==> flow/design.v <==
module Relogio (
    input reset,
    input clock,
    output logic [6:0] s_lsd,
    output logic [6:0] s_msd,
    output logic [6:0] m_lsd,
    output logic [6:0] m_msd,
    output logic [6:0] h_lsd,
    output logic [6:0] h_msd
);
  logic enable1hz;
  enable_1hz meuhabilitador (
      .enable_clock(clock),
      .enable_reset(reset),
      .enable_pulseout(enable1hz)
  );
  logic [3:0] bcd_s_lsd;
  logic [2:0] bcd_s_msd;
  logic incrementa_minuto;
  maq_s maqs_display_s (
      .maqs_clock(clock),
      .maqs_reset(reset),
      .maqs_enable(enable1hz),
      .maqs_lsd(bcd_s_lsd),
      .maqs_msd(bcd_s_msd),
      .maqs_incrementaminuto(incrementa_minuto)
  );
  bcd_7seg display_s_lsd (
      .bcd_bcd_in(bcd_s_lsd),
      .bcd_display_out(s_lsd)
  );
  bcd_7seg display_s_msd (
      .bcd_bcd_in({1'b0, bcd_s_msd}),
      .bcd_display_out(s_msd)
  );
  logic [3:0] bcd_m_lsd;
  logic [2:0] bcd_m_msd;
  logic incrementa_hora;
  maq_m maqs_display_m (
      .maqm_clock(clock),
      .maqm_reset(reset),
      .maqm_enable(enable1hz),
      .maqm_incremento(incrementa_minuto),
      .maqm_lsd(bcd_m_lsd),
      .maqm_msd(bcd_m_msd),
      .maqm_incrementahora(incrementa_hora)
  );
  bcd_7seg display_m_lsd (
      .bcd_bcd_in(bcd_m_lsd),
      .bcd_display_out(m_lsd)
  );
  bcd_7seg display_m_msd (
      .bcd_bcd_in({1'b0, bcd_m_msd}),
      .bcd_display_out(m_msd)
  );
  logic [3:0] bcd_h_lsd;
  logic [1:0] bcd_h_msd;
  maq_h maqs_display_h (
      .maqh_clock(clock),
      .maqh_reset(reset),
      .maqh_enable(enable1hz),
      .maqh_incremento(incrementa_hora),
      .maqh_lsd(bcd_h_lsd),
      .maqh_msd(bcd_h_msd)
  );
  bcd_7seg display_h_lsd (
      .bcd_bcd_in(bcd_h_lsd),
      .bcd_display_out(h_lsd)
  );
  bcd_7seg display_h_msd (
      .bcd_bcd_in({2'd0, bcd_h_msd}),
      .bcd_display_out(h_msd)
  );
endmodule
module bcd_7seg(
    input[3:0] bcd_bcd_in,
    output logic [6:0] bcd_display_out
);
    always_comb
        case (bcd_bcd_in)
            4'd0: bcd_display_out <= 7'b1111110;
            4'd1: bcd_display_out <= 7'b0110000;
            4'd2: bcd_display_out <= 7'b1101101;
            4'd3: bcd_display_out <= 7'b1111001;
            4'd4: bcd_display_out <= 7'b0110011;
            4'd5: bcd_display_out <= 7'b1011011;
            4'd6: bcd_display_out <= 7'b1011111;
            4'd7: bcd_display_out <= 7'b1110000;
            4'd8: bcd_display_out <= 7'b1111111;
            4'd9: bcd_display_out <= 7'b1111011;
            default: bcd_display_out <= 7'b0000000;
        endcase
endmodule
module enable_1hz(
    input enable_clock,
    input enable_reset,
    output logic enable_pulseout
);
    logic [25:0] contador;
    always_ff @(posedge enable_clock)
        if (!enable_reset)
            contador <= 26'd0;
        else
            if (contador == 26'd499)
                contador <= 26'd0;
            else
                contador <= contador + 26'd1;
    always_comb
        enable_pulseout <= (contador == 26'd499);
endmodule
module maq_h(
    input maqh_reset,
    input maqh_clock,
    input maqh_enable,
    input maqh_incremento,
    output logic [3:0] maqh_lsd,
    output logic [1:0] maqh_msd
);
always_ff @(posedge maqh_clock)
    begin
        if (!maqh_reset)
            begin
                maqh_lsd <= 0;
                maqh_msd <= 0;
            end
        else if (maqh_incremento)
            begin
                if (maqh_msd == 2'd2 && maqh_lsd == 4'd3)  
                    begin
                        maqh_msd <= 0;
                        maqh_lsd <= 0;
                    end
                else if (maqh_lsd == 4'd9)
                    begin
                        maqh_msd <= maqh_msd + 1'd1;
                        maqh_lsd <= 0;
                    end
                else
                    begin
                        maqh_lsd <= maqh_lsd + 1'd1;
                    end
            end
    end
endmodule
module maq_m(
    input maqm_reset,
    input maqm_clock,
    input maqm_enable,
    input maqm_incremento,
    output logic [3:0] maqm_lsd,
    output logic [2:0] maqm_msd,
    output logic maqm_incrementahora
);
always_ff @(posedge maqm_clock)
    begin
        if (!maqm_reset)
            begin
                maqm_lsd <= 0;
                maqm_msd <= 0;
                maqm_incrementahora <= 0;
            end
        else if (maqm_enable && maqm_incremento)
            begin
                if (maqm_msd == 3'd5 && maqm_lsd == 4'd9)  
                    begin
                        maqm_msd <= 0;
                        maqm_lsd <= 0;
                        maqm_incrementahora <= 1'd1;
                    end
                else if (maqm_lsd == 4'd9)
                    begin
                        maqm_lsd <= 0;
                        maqm_incrementahora <= 0;
                        maqm_msd <= maqm_msd + 1'd1;
                    end
                else
                    begin
                        maqm_lsd <= maqm_lsd + 1'd1;
                        maqm_incrementahora <= 0;
                    end
            end
        else 
            begin
                maqm_incrementahora <= 0;
            end
    end
endmodule
module maq_s(
    input maqs_reset,
    input maqs_clock,
    input maqs_enable,
    output logic [3:0] maqs_lsd,
    output logic [2:0] maqs_msd,
    output logic maqs_incrementaminuto
);
always_ff @(posedge maqs_clock)
    begin
        if (!maqs_reset)
            begin
                maqs_lsd <= 0;
                maqs_msd <= 0;
                maqs_incrementaminuto <= 0;
            end
        else if (maqs_enable)
            begin
                if (maqs_msd == 3'd5 && maqs_lsd == 4'd8)  
                    begin
                        maqs_incrementaminuto <= 1'd1;
                        maqs_lsd <= maqs_lsd + 1'd1;
                    end
                else if (maqs_msd == 3'd5 && maqs_lsd == 4'd9)  
                    begin
                        maqs_msd <= 0;
                        maqs_lsd <= 0;
                        maqs_incrementaminuto <= 0;
                    end
                else if (maqs_lsd == 4'd9)
                    begin
                        maqs_msd <= maqs_msd + 1'd1;
                        maqs_lsd <= 0;
                    end
                else
                    begin
                        maqs_lsd <= maqs_lsd + 1'd1;
                        maqs_incrementaminuto <= 0;
                    end
            end
    end
endmodule
-- Reports on Relogio
What the tools print for Relogio, step after step.
Line numbers count from 1 in the design file above.
Operators carry their Yosys type and port widths (W data, S select, Z words).
Library cell names are shortened.
Not given: n/a
- top: Relogio
- clock port: clock
- cell library: sky130hd
- corner: tt_025C_1v80

-- After elaboration
Source: Yosys, flattened and elaborated, memories not mapped. Widths are those after wreduce. Print and check cells do not count. Equal cells are merged and count once.
Memory sizes are those after Yosys's memory passes, which may raise the word count (mostly to a power of two), join words into wider ones and drop unused or constant bits.
- $add $sub $neg: 7
- noted div/mod/pow operators: 0
- shift operators at 0
- multipliers at 0
- noted bitwise operators: 2
- eq/ne operators: 10
- reduce/logical cells: 14
- order comparisons at 0
- muxes and demuxes: 29
- operators by type and width (cell ; count):
    $mux W4 ; 19
    $add A26 B1 Y26 const B ; 1
    $eq A26 B9 Y1 const B ; 1
    $eq A4 B4 Y1 const B ; 4
    $add A4 B1 Y4 const B ; 3
    $mux W3 ; 4
    $reduce_and A2 Y1 ; 4
    $reduce_bool A2 Y1 ; 3
    $add A3 B1 Y3 const B ; 2
    $eq A3 B3 Y1 const B ; 2
    $logic_and A1 B1 Y1 ; 5
    $eq A4 B2 Y1 const B ; 1
    $mux W2 ; 2
    $mux W1 ; 4
    $ne A3 B2 Y1 const B ; 1
    $reduce_and A3 Y1 ; 1
    $not A1 Y1 ; 2
    $add A2 B1 Y2 const B ; 1
    $eq A2 B2 Y1 const B ; 1
    $reduce_or A2 Y1 ; 1
- memory bits (writable): 0
- output and inout port bits at 42
- latch bits: 0
- noted cells after elaboration: 77
- register bits after elaboration: 48
- input port bits: 2
- memories: 6
- ROM bits at 672
- clocked read ports x word width at 42
- memories (memory ; depth ; width ; rd ports ; wr ports ; RTL line ; text):
    (no name shown) ; 16 ; 7 ; 1 ; 0 ; 80 ; case (bcd_bcd_in)
    (no name shown) ; 16 ; 7 ; 1 ; 0 ; 80 ;
    (no name shown) ; 16 ; 7 ; 1 ; 0 ; 80 ;
    (no name shown) ; 16 ; 7 ; 1 ; 0 ; 80 ;
    (no name shown) ; 16 ; 7 ; 1 ; 0 ; 80 ;
    (no name shown) ; 16 ; 7 ; 1 ; 0 ; 80 ;

-- Depth
Yosys ltp: most cells in a row. Word level: on the elaborated netlist, between registers, memories and ports. Mapped: between sequential cells and ports; inverters and the memories' decode and read muxes count.
- noted depth in word-level cells: 6
- ABC_AREA at 0
- noted depth in mapped cells: 11

-- After synthesis
The flow's flattened synthesis, as Yosys stat reports it; memories are mapped. The netlist is that of the ABC_AREA named above (0 if unset); the other value can give another one.
The area totals of this step are shown rounded.
- buffers: 13
- noted mapped flip-flops: 88
- noted standard cells after synthesis: 474
- noted cell area after synthesis: 4290 um2
- noted sequential area: 1760 um2
- cell types (type ; count ; area in all (um2)):
    dfxtp_1 ; 88 ; 1761.69
    ha_1 ; 40 ; 500.48
    nor2_1 ; 56 ; 210.202
    xnor2_1 ; 17 ; 148.893
    inv_1 ; 38 ; 142.637
    nand2_1 ; 37 ; 138.883
    a21oi_1 ; 22 ; 110.106
    nand3_1 ; 20 ; 100.096
    mux2i_1 ; 9 ; 90.086
    xor2_1 ; 10 ; 87.584
    and2_1 ; 10 ; 62.56
    nand2b_1 ; 9 ; 56.304
    o21ai_0 ; 10 ; 50.048
    and4_1 ; 5 ; 43.792
    nand4_1 ; 7 ; 43.792
    or3_1 ; 7 ; 43.792
    a21o_1 ; 5 ; 37.536
    nor4_1 ; 6 ; 37.536
Not listed: further types 45, cells in them 78.
By module: a second synthesis without flattening, with its own total; a netlist apart from the flattened one above.
- noted cells (unflattened synthesis): 434
- noted area total of the unflattened synthesis: 3700 um2
Each row is one instance without its submodules.
- modules (module ; cells ; seq. area (um2) ; instances ; area (um2)):
    enable_1hz ; 148 ; 520 ; 1 ; 1310
    bcd_7seg ; 26 ; 0.0 ; 6 ; 201
    maq_s ; 49 ; 160 ; 1 ; 445
    maq_m ; 46 ; 160 ; 1 ; 428
    maq_h ; 34 ; 120 ; 1 ; 314
    Relogio ; 1 ; 0.0 ; 1 ; 3.8

-- Timing after synthesis
Path of least setup slack by OpenSTA after synthesis, without wires, with an ideal clock, recovery checks aside; 20% of the period is set as input and as output delay. Where synthesis merged equal registers, the netlist keeps one of their names.
- kind: register to register
- start: register meuhabilitador.contador[20]
- end: register (no name shown)
- required time: 3.755 ns
- noted path buffers: 1
- period: 3.85 ns
- noted data arrival time: 2.717 ns
- time at the first pin at 0.000 ns
- noted slack: 1.037 ns
- path delay at 2.812 ns
- noted stages on the path: 11
- setup time at 0.095 ns
- synthesis period reached at 2.813 ns
"path delay" = arrival - input delay + setup time.
"stages on the path" counts driving pins, that of a launching flip-flop among them; a cell with two outputs on the path counts twice.
"synthesis period reached" is the clock period less the worst setup slack; recovery checks do not enter. This is arithmetic on one report: input and output delays are still those of the set period (20% each).
The rows between start and end are the longest chain of elaborated cells between them; the timing report does not say that the signal goes this way. Where chains are equally long, one stands for them.
Each line given opens the expression or statement behind the cell; cells for indexed reads and writes are added by Yosys, which also makes memories of some case tables.
A register here has more assigning lines than the two given.
- path through: dfxtp_1 > or4_4 > or3_1 > buf_6 > nor3_1 > a22oi_1 > nor2_1 > inv_1 > ha_1 > and2_1 > a221oi_1
- cells in the longest elaborated chain at 3
- elaborated cells between the ends (all ways) at 3
- ends and longest elaborated chain, after synthesis (what ; RTL line ; text):
    from (decl) ; 99 ; logic [25:0] contador;
    from (assign) ; 102 ; contador <= 26'd0;
    from (assign) ; 107 ; contador <= contador + 26'd1;
    $eq A26 B9 Y1 ; n/a ;
    $mux W4 (2 in a row) ; n/a ;

-- Timing after layout
From the final timing report of run 1: the path of least setup slack in the routed layout; clock arrival at registers is part of the times.
- kind: register to register
- start: register meuhabilitador.contador[2]
- end: register (no name shown)
- noted slack: -0.81 ns
- noted path buffers: 1
- setup time at 0.08 ns
- period: 1.89 ns
- noted stages on the path: 11
- time at the first pin at 0.36 ns
- noted data arrival time: 2.98 ns
- required time: 2.17 ns
The rows between start and end are the longest chain of elaborated cells between them; the timing report does not say that the signal goes this way. Where chains are equally long, one stands for them.
A register here has more assigning lines than the two given.
- path through: dfxtp_2 > or4_4 > or3_4 > buf_8 > nor3_4 > a22oi_2 > nor2_4 > inv_4 > ha_4 > and2_4 > a221oi_2
- cells in the longest elaborated chain at 3
- elaborated cells between the ends (all ways) at 3
- ends and longest elaborated chain, after layout (what ; RTL line ; text):
    from (decl) ; 99 ; logic [25:0] contador;
    from (assign) ; 102 ; contador <= 26'd0;
    from (assign) ; 107 ; contador <= contador + 26'd1;
    $eq A26 B9 Y1 ; n/a ;
    $mux W4 (2 in a row) ; n/a ;

2 stored runs of Relogio in the flow (synthesis by Yosys, layout by OpenROAD, sky130hd cells), in arbitrary order. Constraints: input delay and output delay 20% of the set period each, output load 0.01 pF.
"achieved period" means the clock period less the worst setup slack. The figure is calculated, with input and output delays left at 20% of the set period.
By "critical setup path time" is meant the share of the clock period that the worst setup path is allowed (20% is reserved at inputs, 20% at outputs), minus its slack. Clock arrival times at its registers enter into it.
"total power of the final layout": no workload was simulated; the value follows from the tool's default switching activity.
The results are shown rounded.

Run 1

==> flow/run.sh <==
#!/bin/bash
# the make line also repeats the synthesis and layout settings of config.mk as NAME=value (left out here)
make -C /OpenROAD-flow-scripts/flow DESIGN_CONFIG=/design/flow/config.mk WORK_HOME=/design/flow/orfs CLKGATE_MAP_FILE= finish
==> flow/config.mk <==
export PLATFORM = sky130hd
export DESIGN_NAME = Relogio
export DESIGN_NICKNAME = Relogio
export VERILOG_FILES = /design/flow/design.v
export SDC_FILE = /design/flow/constraint.sdc
export NUM_CORES = 4
export LEC_CHECK = 0
export ABC_AREA = 0
export CAP_MARGIN = 20
export CELL_PAD_IN_SITES_DETAIL_PLACEMENT = 0
export CELL_PAD_IN_SITES_GLOBAL_PLACEMENT = 1
export CORE_MARGIN = 2
export CORE_UTILIZATION = 46
export GPL_ROUTABILITY_DRIVEN = 1
export GPL_TIMING_DRIVEN = 0
export HOLD_SLACK_MARGIN = 0.28
export MAX_ROUTING_LAYER = met5
export MIN_ROUTING_LAYER = met1
export PLACE_DENSITY_LB_ADDON = 0.02
export SETUP_SLACK_MARGIN = 0.42
export SLEW_MARGIN = 20
==> flow/constraint.sdc <==
create_clock -name core_clock -period 1.89 [get_ports {clock}]
set_input_delay 0.3780 -clock core_clock [delete_from_list [all_inputs] [get_ports {clock}]]
set_output_delay 0.3780 -clock core_clock [all_outputs]
set_load 0.01 [all_outputs]

Measured in run 1:
- full die area: 10100 um2
- setup slack of the worst path: -0.807 ns
- standard-cell area after routing: 6960 um2
- area of the synthesized netlist: 4290 um2
- setup TNS: -23.5 ns
- utilization of the finished layout: 0.76
- achieved period: 2.697 ns
- total power of the final layout at 3510 uW
- critical setup path time at 2.70 ns
- critical path kind: register to register
- worst hold slack in the final report: 0.466 ns

Run 2

==> flow/run.sh <==
#!/bin/bash
# the make line also repeats the synthesis and layout settings of config.mk as NAME=value (left out here)
make -C /OpenROAD-flow-scripts/flow DESIGN_CONFIG=/design/flow/config.mk WORK_HOME=/design/flow/orfs CLKGATE_MAP_FILE= finish
==> flow/config.mk <==
export PLATFORM = sky130hd
export DESIGN_NAME = Relogio
export DESIGN_NICKNAME = Relogio
export VERILOG_FILES = /design/flow/design.v
export SDC_FILE = /design/flow/constraint.sdc
export NUM_CORES = 4
export LEC_CHECK = 0
export CAP_MARGIN = 20
export CORE_MARGIN = 2
export CORE_UTILIZATION = 18
export SLEW_MARGIN = 20
==> flow/constraint.sdc <==
create_clock -name core_clock -period 3.12 [get_ports {clock}]
set_input_delay 0.6240 -clock core_clock [delete_from_list [all_inputs] [get_ports {clock}]]
set_output_delay 0.6240 -clock core_clock [all_outputs]
set_load 0.01 [all_outputs]

Measured in run 2:
- full die area: 25100 um2
- setup TNS: 0.000 ns
- utilization of the finished layout: 0.23
- achieved period: 2.900 ns
- area of the synthesized netlist: 4290 um2
- worst hold slack in the final report: 0.477 ns
- critical setup path time at 2.90 ns
- critical path kind: register to register
- setup slack of the worst path: 0.220 ns
- total power of the final layout at 2230 uW
- standard-cell area after routing: 5390 um2
